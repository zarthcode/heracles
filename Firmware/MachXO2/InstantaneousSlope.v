==> flow/design.v <==
module InstantaneousSlope #(parameter W = 64) (value, result, clk);
	input wire [W-1:0] value;		 
	input wire clk;				 
	output reg [W-1:0] result;	 
	reg [W-1:0] prev_value;		 
	reg init;					 
	initial begin
		init = 0;
		prev_value = 0;
		result = 0;
	end
	always @ (posedge clk) begin
		if(init) begin
			result = (value - prev_value);  
			prev_value = value;
		end
		else begin
			init = 1;
			prev_value = value;
			result = 0;
		end
	end
endmodule
# From RTL to reports: InstantaneousSlope
# What the tools print for InstantaneousSlope, step after step.
# Lines are those of the file above, counted from 1.
# Operators: Yosys type, input widths -> output width; for muxes data width and select width s.
# Library cell names are shortened.
# Not given: --
# design
design	InstantaneousSlope
clock_port	clk
lib	sky130hd
lib_corner	tt_025C_1v80

# After elaboration
# Source: Yosys, flattened and elaborated, memories not mapped. Widths are those after wreduce; folded enables and synchronous resets count as part of the registers. Registers that Yosys merges into a memory's read port (data or address) are not register bits. Print and check cells do not count. Equal cells are merged and count once.
# word_totals
out_inout_bits	64
word_cells	4
inputBits	65
register_bits	129
# classes
n_addsub	1
# op_table
cell	n
$sub 64x64->64	1

# Logic depth
# Longest topological path by Yosys (ltp), each cell counted once; first at word level (registers and memories cut), then after technology mapping (sequential cells cut; the memories' decode and read muxes count).
# depth
depth_word	1
abc_area	0
depth_mapped	12
ltp_nobuf	12

# Netlist
# The flow's flattened synthesis, as Yosys stat reports it; memories are mapped. The netlist is that of the ABC_AREA named above (0 if unset); the other value can give another one.
# mapped
seq_area_mm2	0.0025825
stdcells	841
ffs	129
synth_area_mm2	0.0069867
# by_type
type	n
dfxtp_1	129
ha_1	63
a21oi_1	85
inv_1	78
nor2_1	71
o21ai_0	52
nand2_1	65
a21o_1	30
xnor2_1	25
nand4_1	25
xor2_1	16
nor3_1	22
clkbuf_1	27
o21a_1	12
o21bai_1	10
mux2i_1	7
a31oi_1	10
nand2b_1	10
# Other cell types: 47; their cells: 104.

# Timing after synthesis
# OpenSTA on the mapped netlist: ideal clock, no wires. The path of least setup slack (recovery checks aside). Input and output delay are each 20% of the period. Register names are those of the netlist, which keeps one name where synthesis merged equal registers.
# synth_path
kind	input port to flip-flop
from	input value[0]
to	register result[60]
path_slack_ns	1.062
stages	12
t_arrival_ns	3.307
period_ns	4.49
input_delay_ns	0.898
required_time_ns	4.369
t_first_pin_ns	0.898
delay_ns	2.530
setup_ns	0.121
period_less_setup_slack_ns	3.428
# "delay_ns" is the arrival time less input delay plus setup time.
# "stages": output pins that drive a net of the path, with the launching flip-flop's if there is one; two outputs of one cell count as two.
# "period_less_setup_slack_ns" is the clock period less the worst setup slack; recovery checks do not enter. This is arithmetic on one report: input and output delays are still those of the set period (20% each).
# The rows between start and end are the longest chain of elaborated cells between them; the timing report does not say that the signal goes this way. Where chains are equally long, one stands for them.
# A line is the first line of the expression or statement that the cell stems from. Yosys adds cells for indexed reads and writes and turns some case tables into memories.
# synth_via
path_cell_list	inv_1 ha_1 fa_1 nor2b_4 o31ai_2 a31oi_1 a221o_2 a21oi_1 a211o_1 a2111oi_4 o21ai_1 mux2i_1
elab_chain_len	1
# synth_lines
item	line	text
start: declaration	2	input wire [W-1:0] value;
$sub 64x64->64	14	result = (value - prev_value);
end: assignment	14
end: assignment	20	result = 0;
end: declaration	4	output reg [W-1:0] result;

# Timing after layout
# Path of least setup slack in the final report of stored run 1 (OpenROAD, finished layout, wires in). Where an end is a register, its clock arrival counts in the times.
# layout_path
kind	input port to flip-flop
from	input value[0]
to	register result[60]
period_ns	5.61
path_slack_ns	1.43
t_first_pin_ns	1.12
input_delay_ns	1.12
stages	13
setup_ns	0.11
required_time_ns	5.92
t_arrival_ns	4.48
# The rows between start and end are the longest chain of elaborated cells between them; the timing report does not say that the signal goes this way. Where chains are equally long, one stands for them.
# layout_via
path_cell_list	clkdlybuf4s50_1 inv_1 ha_1 fa_1 nor2b_4 o31ai_2 a31oi_1 a221o_2 a21oi_1 a211o_1 a2111oi_4 o21ai_1 mux2i_1
elab_chain_len	1
# layout_lines
item	line	text
start: declaration	2	input wire [W-1:0] value;
$sub 64x64->64	14	result = (value - prev_value);
end: assignment	14
end: assignment	20	result = 0;
end: declaration	4	output reg [W-1:0] result;

--- measured runs ---
Below are 2 stored runs of the flow (Yosys, OpenROAD; platform sky130hd) on InstantaneousSlope, each with its settings and what was measured, unordered. Constraints: input delay and output delay 20% of the set period each, output load 0.01 pF.

Stored run 1, flow files:
==> flow/run.sh <==
#!/bin/bash
# the make line also repeats the synthesis and layout settings of config.mk as NAME=value (left out here)
make -C /OpenROAD-flow-scripts/flow DESIGN_CONFIG=/design/flow/config.mk WORK_HOME=/design/flow/orfs CLKGATE_MAP_FILE= finish
==> flow/config.mk <==
export PLATFORM = sky130hd
export DESIGN_NAME = InstantaneousSlope
export DESIGN_NICKNAME = InstantaneousSlope
export VERILOG_FILES = /design/flow/design.v
export SDC_FILE = /design/flow/constraint.sdc
export NUM_CORES = 4
export LEC_CHECK = 0
export CAP_MARGIN = 20
export CORE_MARGIN = 2
export CORE_UTILIZATION = 36
export CTS_CLUSTER_SIZE = 57
export HOLD_SLACK_MARGIN = 0.18
export PLACE_DENSITY = 0.87
export SLEW_MARGIN = 20
==> flow/constraint.sdc <==
create_clock -name core_clock -period 5.61 [get_ports {clk}]
set_input_delay 1.1220 -clock core_clock [delete_from_list [all_inputs] [get_ports {clk}]]
set_output_delay 1.1220 -clock core_clock [all_outputs]
set_load 0.01 [all_outputs]

==> results of stored run 1, as CSV <==
result,value
yosys.chip_area_mm2,0.0069867
total_die_area_mm2,0.0205378
finalCellArea_mm2,0.00912
timing.setup.ws_ns,1.435

Stored run 2, flow files:
==> flow/run.sh <==
#!/bin/bash
# the make line also repeats the synthesis and layout settings of config.mk as NAME=value (left out here)
make -C /OpenROAD-flow-scripts/flow DESIGN_CONFIG=/design/flow/config.mk WORK_HOME=/design/flow/orfs CLKGATE_MAP_FILE= finish
==> flow/config.mk <==
export PLATFORM = sky130hd
export DESIGN_NAME = InstantaneousSlope
export DESIGN_NICKNAME = InstantaneousSlope
export VERILOG_FILES = /design/flow/design.v
export SDC_FILE = /design/flow/constraint.sdc
export NUM_CORES = 4
export LEC_CHECK = 0
export CAP_MARGIN = 20
export CELL_PAD_IN_SITES_GLOBAL_PLACEMENT = 3
export CORE_ASPECT_RATIO = 0.78
export CORE_MARGIN = 2
export CORE_UTILIZATION = 61
export CTS_CLUSTER_SIZE = 78
export GPL_TIMING_DRIVEN = 0
export HOLD_SLACK_MARGIN = -0.04
export PLACE_DENSITY_LB_ADDON = 0.22
export SETUP_SLACK_MARGIN = 1.09
export SLEW_MARGIN = 25
export TNS_END_PERCENT = 55
==> flow/constraint.sdc <==
create_clock -name core_clock -period 4.7 [get_ports {clk}]
set_input_delay 0.9400 -clock core_clock [delete_from_list [all_inputs] [get_ports {clk}]]
set_output_delay 0.9400 -clock core_clock [all_outputs]
set_load 0.01 [all_outputs]

Stored run 2: unfinished; error FLW-0024 in placement
--- end ---
